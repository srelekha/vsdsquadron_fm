==> flow/design.v <==
module uart_tx_8n1 (
    clk,         
    txbyte,      
    senddata,    
    txdone,      
    tx,          
    );
    input clk;
    input[7:0] txbyte;
    input senddata;
    output txdone;
    output tx;
    parameter STATE_IDLE=8'd0;
    parameter STATE_STARTTX=8'd1;
    parameter STATE_TXING=8'd2;
    parameter STATE_TXDONE=8'd3;
    reg[7:0] state=8'b0;
    reg[7:0] buf_tx=8'b0;
    reg[7:0] bits_sent=8'b0;
    reg txbit=1'b1;
    reg txdone=1'b0;
    assign tx=txbit;
    always @ (posedge clk) begin
        if (senddata == 1 && state == STATE_IDLE) begin
            state <= STATE_STARTTX;
            buf_tx <= txbyte;
            txdone <= 1'b0;
        end else if (state == STATE_IDLE) begin
            txbit <= 1'b1;
            txdone <= 1'b0;
        end
        if (state == STATE_STARTTX) begin
            txbit <= 1'b0;
            state <= STATE_TXING;
        end
        if (state == STATE_TXING && bits_sent < 8'd8) begin
            txbit <= buf_tx[0];
            buf_tx <= buf_tx>>1;
            bits_sent = bits_sent + 1;
        end else if (state == STATE_TXING) begin
            txbit <= 1'b1;
            bits_sent <= 8'b0;
            state <= STATE_TXDONE;
        end
        if (state == STATE_TXDONE) begin
            txdone <= 1'b1;
            state <= STATE_IDLE;
        end
    end
endmodule
module top (
  output wire led_red  ,  
  output wire led_blue ,  
  output wire led_green ,  
  output wire uarttx ,  
  input wire  hw_clk
);
  wire        int_osc            ;
  reg  [27:0] frequency_counter_i;
    reg clk_9600 = 0;
    reg [31:0] cntr_9600 = 32'b0;
    parameter period_9600 = 625;
uart_tx_8n1 DanUART (.clk (clk_9600), .txbyte("D"), .senddata(frequency_counter_i[24]), .tx(uarttx));
  SB_HFOSC #(.CLKHF_DIV ("0b10")) u_SB_HFOSC ( .CLKHFPU(1'b1), .CLKHFEN(1'b1), .CLKHF(int_osc));
  always @(posedge int_osc) begin
    frequency_counter_i <= frequency_counter_i + 1'b1;
        cntr_9600 <= cntr_9600 + 1;
        if (cntr_9600 == period_9600) begin
            clk_9600 <= ~clk_9600;
            cntr_9600 <= 32'b0;
        end
  end
  SB_RGBA_DRV RGB_DRIVER (
    .RGBLEDEN(1'b1                                            ),
    .RGB0PWM (frequency_counter_i[24]&frequency_counter_i[23] ),
    .RGB1PWM (frequency_counter_i[24]&~frequency_counter_i[23]),
    .RGB2PWM (~frequency_counter_i[24]&frequency_counter_i[23]),
    .CURREN  (1'b1                                            ),
    .RGB0    (led_green                                       ),  
    .RGB1    (led_blue                                        ),
    .RGB2    (led_red                                         )
  );
  defparam RGB_DRIVER.RGB0_CURRENT = "0b000001";
  defparam RGB_DRIVER.RGB1_CURRENT = "0b000001";
  defparam RGB_DRIVER.RGB2_CURRENT = "0b000001";
endmodule
### Reports on uart_tx_8n1

Tool output for the design above, in the order of the flow.
Line numbers count from 1 in the design file above.
Cell names lack the library's common part.
Not given: n/a

| inputs | value |
|---|---|
| top | uart_tx_8n1 |
| clock input | clk |
| cell library | sky130hd |
| timing corner | tt_025C_1v80 |

### Elaborated design

Source: Yosys, flattened and elaborated, memories not mapped. Widths are those after wreduce. Registers that Yosys merges into a memory's read port (data or address) are not register bits. Print and check cells do not count. Equal cells are merged and count once.

| storage and ports | value |
|---|---|
| register bits after elaboration | 26 |
| latch bits | 0 |
| memory bits (writable) | 0 |
| memory bits (read-only) | 0 |
| clocked read ports x word width | 0 |
| memories | 0 |
| input bits | 10 |
| output and inout bits | 2 |
| cells after elaboration | 35 |

| operators by class | value |
|---|---|
| add/sub/neg operators | 1 |
| $mul | 0 |
| divide/modulo/power cells | 0 |
| $lt $le $gt $ge | 1 |
| equality and inequality tests | 4 |
| shift-type cells | 0 |
| mux-type cells | 15 |
| bitwise logic cells | 0 |
| reduce/logical cells | 8 |

Operators with widths:

| kind | number |
|---|---|
| 8-bit two-way mux | 7 |
| 8-bit by 2-bit == test with 1-bit output with constant B | 2 |
| 8-bit by 1-bit adder with 8-bit output with constant B | 1 |
| 8-bit by 1-bit == test with 1-bit output with constant B | 1 |
| 8-bit by 4-bit < comparator with 1-bit output with constant B | 1 |
| 8-bit logical NOT | 1 |
| 7-bit two-way mux | 1 |
| 1-bit two-way mux | 7 |
| 2-bit nonzero test | 3 |
| 4-bit by 1-bit inequality test with 1-bit output with constant B | 1 |
| 4-bit nonzero test | 1 |
| 1-bit logical AND | 2 |
| 2-bit AND reduction | 1 |

### Logic depth

Longest topological path by Yosys (ltp), each cell counted once; first at word level (registers and memories cut), then after technology mapping (sequential cells cut; the memories' decode and read muxes count).

| logic depth | value |
|---|---|
| depth after elaboration | 6 |
| ABC_AREA | 0 |
| gate-level depth with buffers | 5 |
| depth with buffers taken out | 4 |

### Mapped cells and area

Source: synth_stat.txt of the flow (Yosys; design flattened, memories mapped). It holds for the ABC_AREA given above (unset counts as 0); a run with the other value may have another netlist.

| mapped netlist | value |
|---|---|
| cells in the netlist | 82 |
| synthesis area | 1032.2 µm² |
| area of sequential cells | 680.7 µm² |
| flip-flop cells | 26 |
| buffers | 9 |

Cells by type:

| cell type | number | area in all (µm²) |
|---|---|---|
| edfxtp_1 | 16 | 480.461 |
| dfxtp_1 | 10 | 200.192 |
| mux2_2 | 7 | 78.826 |
| clkbuf_1 | 9 | 33.782 |
| nand2_1 | 7 | 26.275 |
| nor4_1 | 4 | 25.024 |
| o21ai_0 | 4 | 20.019 |
| nor2_1 | 5 | 18.768 |
| xnor2_1 | 2 | 17.517 |
| nor3_4 | 1 | 16.266 |
| nor3b_1 | 2 | 15.014 |
| and2_1 | 2 | 12.512 |
| ha_1 | 1 | 12.512 |
| nor2b_1 | 2 | 12.512 |
| a311o_1 | 1 | 10.01 |
| nand3_1 | 2 | 10.01 |
| nor3_1 | 2 | 10.01 |
| xor2_1 | 1 | 8.758 |

Other cell types: 4; their cells: 4.

### Timing after synthesis

Source: OpenSTA report_checks on the synthesized netlist (no wires, ideal clock, input and output delay 20% of the period each), path of least setup slack; recovery checks are left aside. Register names are those of the netlist, which keeps one name where synthesis merged equal registers.

| timing after synthesis | value |
|---|---|
| kind | reg2reg |
| start | register state[4] |
| end | register bits_sent[0] |
| period | 2110 ps |
| library setup time | 370 ps |
| launch time at the first pin | 0 ps |
| arrival | 1356 ps |
| required time | 1740 ps |
| path slack | 384 ps |
| path delay | 1726 ps |
| stages on the path | 5 |
| path buffers | 1 |
| period reached after synthesis | 1726 ps |

"path delay" = arrival - input delay + setup time.
"stages on the path": output pins that drive a net of the path, with the launching flip-flop's if there is one; two outputs of one cell count as two.
"period reached after synthesis" = period - worst setup slack (recovery checks aside). The figure is calculated, with input and output delays left at 20% of the set period.
The rows between start and end are the longest chain of elaborated cells between them; the timing report does not say that the signal goes this way. Where chains are equally long, one stands for them.
A line is the first line of the expression or statement that the cell stems from. Yosys adds cells for indexed reads and writes and turns some case tables into memories.
At most two assigning lines are given for a register; there are more.
Only ways into the end's enable, where the timed path ends, are counted here.

| between the ends, after synthesis | value |
|---|---|
| cells stage by stage | dfxtp_1 nor4_1 nand2_1 clkbuf_1 nor2_1 |
| length of the longest elaborated chain | 3 |
| elaborated cells between the ends (all ways) | 3 |
| those cells by class | eq/ne (1); reduce/logical (2) |

Ends and longest elaborated chain, after synthesis:

| item | RTL line | RTL |
|---|---|---|
| start: declaration | 17 | `reg[7:0] state=8'b0;` |
| start: assignment | 25 | `state <= STATE_STARTTX;` |
| start: assignment | 34 | `state <= STATE_TXING;` |
| 8-bit by 2-bit == test with 1-bit output | 36 | `if (state == STATE_TXING && bits_sent < 8'd8) begin` |
| 1-bit logical AND | 36 |  |
| 2-bit nonzero test | n/a |  |
| end: assignment | 39 | `bits_sent = bits_sent + 1;` |
| end: assignment | 42 | `bits_sent <= 8'b0;` |
| end: declaration | 19 | `reg[7:0] bits_sent=8'b0;` |

### Timing after layout

Path of least setup slack in the final report of run 1 (OpenROAD, finished layout, wires in). Where an end is a register, its clock arrival counts in the times.
The report prints the path's times to 10 ps; the period is as set.

| timing post-layout | value |
|---|---|
| kind | reg2reg |
| start | register bits_sent[6] |
| end | register buf_tx[3] |
| period | 1480 ps |
| library setup time | 230 ps |
| launch time at the first pin | 300 ps |
| arrival | 1740 ps |
| required time | 1560 ps |
| path slack | -180 ps |
| stages on the path | 6 |
| path buffers | 1 |

The rows between start and end are the longest chain of elaborated cells between them; the timing report does not say that the signal goes this way. Where chains are equally long, one stands for them.
The path ends at the data pin of a flip-flop with enable; ways to the enable are not counted.

| between the ends, post-layout | value |
|---|---|
| cells stage by stage | edfxtp_1 nor3_4 nand2_2 nor3_4 buf_12 mux2_4 |
| length of the longest elaborated chain | 3 |
| elaborated cells between the ends (all ways) | 3 |
| source lines of those cells | 1 |
| those cells by class | compare (1); mux (1); reduce/logical (1) |

Ends and longest elaborated chain, post-layout:

| item | RTL line | RTL |
|---|---|---|
| start: declaration | 19 | `reg[7:0] bits_sent=8'b0;` |
| start: assignment | 39 | `bits_sent = bits_sent + 1;` |
| start: assignment | 42 | `bits_sent <= 8'b0;` |
| 8-bit by 4-bit < comparator with 1-bit output | 36 | `if (state == STATE_TXING && bits_sent < 8'd8) begin` |
| 1-bit logical AND | 36 |  |
| 7-bit two-way mux | 36 |  |
| end: assignment | 26 | `buf_tx <= txbyte;` |
| end: assignment | 38 | `buf_tx <= buf_tx>>1;` |
| end: declaration | 18 | `reg[7:0] buf_tx=8'b0;` |

Hand-over note for uart_tx_8n1

uart_tx_8n1 through Yosys and OpenROAD on sky130hd: 2 stored runs, unordered, with their settings and measured results. The constraints put input and output delay at 20% of the set period each and load the outputs with 0.01 pF.
"achieved clock period" = clock period - worst setup slack. The figure is calculated, with input and output delays left at 20% of the set period.
"power consumption" rests on the timing tool's default activity at the inputs, not on a simulated workload.

#### Run 1

| setting | value |
|---|---|
| period_ns | `1.48` |
| CORE_UTILIZATION | `42` |
| SETUP_SLACK_MARGIN | `0.32` |
| CORE_ASPECT_RATIO | `1.22` |
| CORE_MARGIN | `10` |
| GPL_ROUTABILITY_DRIVEN | `0` |
| CTS_CLUSTER_DIAMETER | `328` |
| SLEW_MARGIN | `15` |
| MAX_ROUTING_LAYER | `met4` |
| CAP_MARGIN | `20` |

| result | value |
|---|---|
| netlist area reported by Yosys | 1032.2 µm² |
| area inside the die boundary | 4850.5 µm² |
| standard-cell area of the final layout | 1620.3 µm² |
| worst slack on setup checks | -178 ps |
| worst hold slack in the final report | 361 ps |
| power consumption | 0.001206 W |
| achieved clock period | 1658 ps |

#### Run 2

| setting | value |
|---|---|
| period_ns | `1.08` |
| CAP_MARGIN | `20` |
| CORE_MARGIN | `2` |
| CORE_UTILIZATION | `40` |
| SLEW_MARGIN | `20` |

| result | value |
|---|---|
| netlist area reported by Yosys | 1032.2 µm² |
| area inside the die boundary | 3003.0 µm² |
| standard-cell area of the final layout | 1584.0 µm² |
| worst slack on setup checks | -604 ps |
| worst hold slack in the final report | 362 ps |
| power consumption | 0.001765 W |
| achieved clock period | 1684 ps |

End of note.
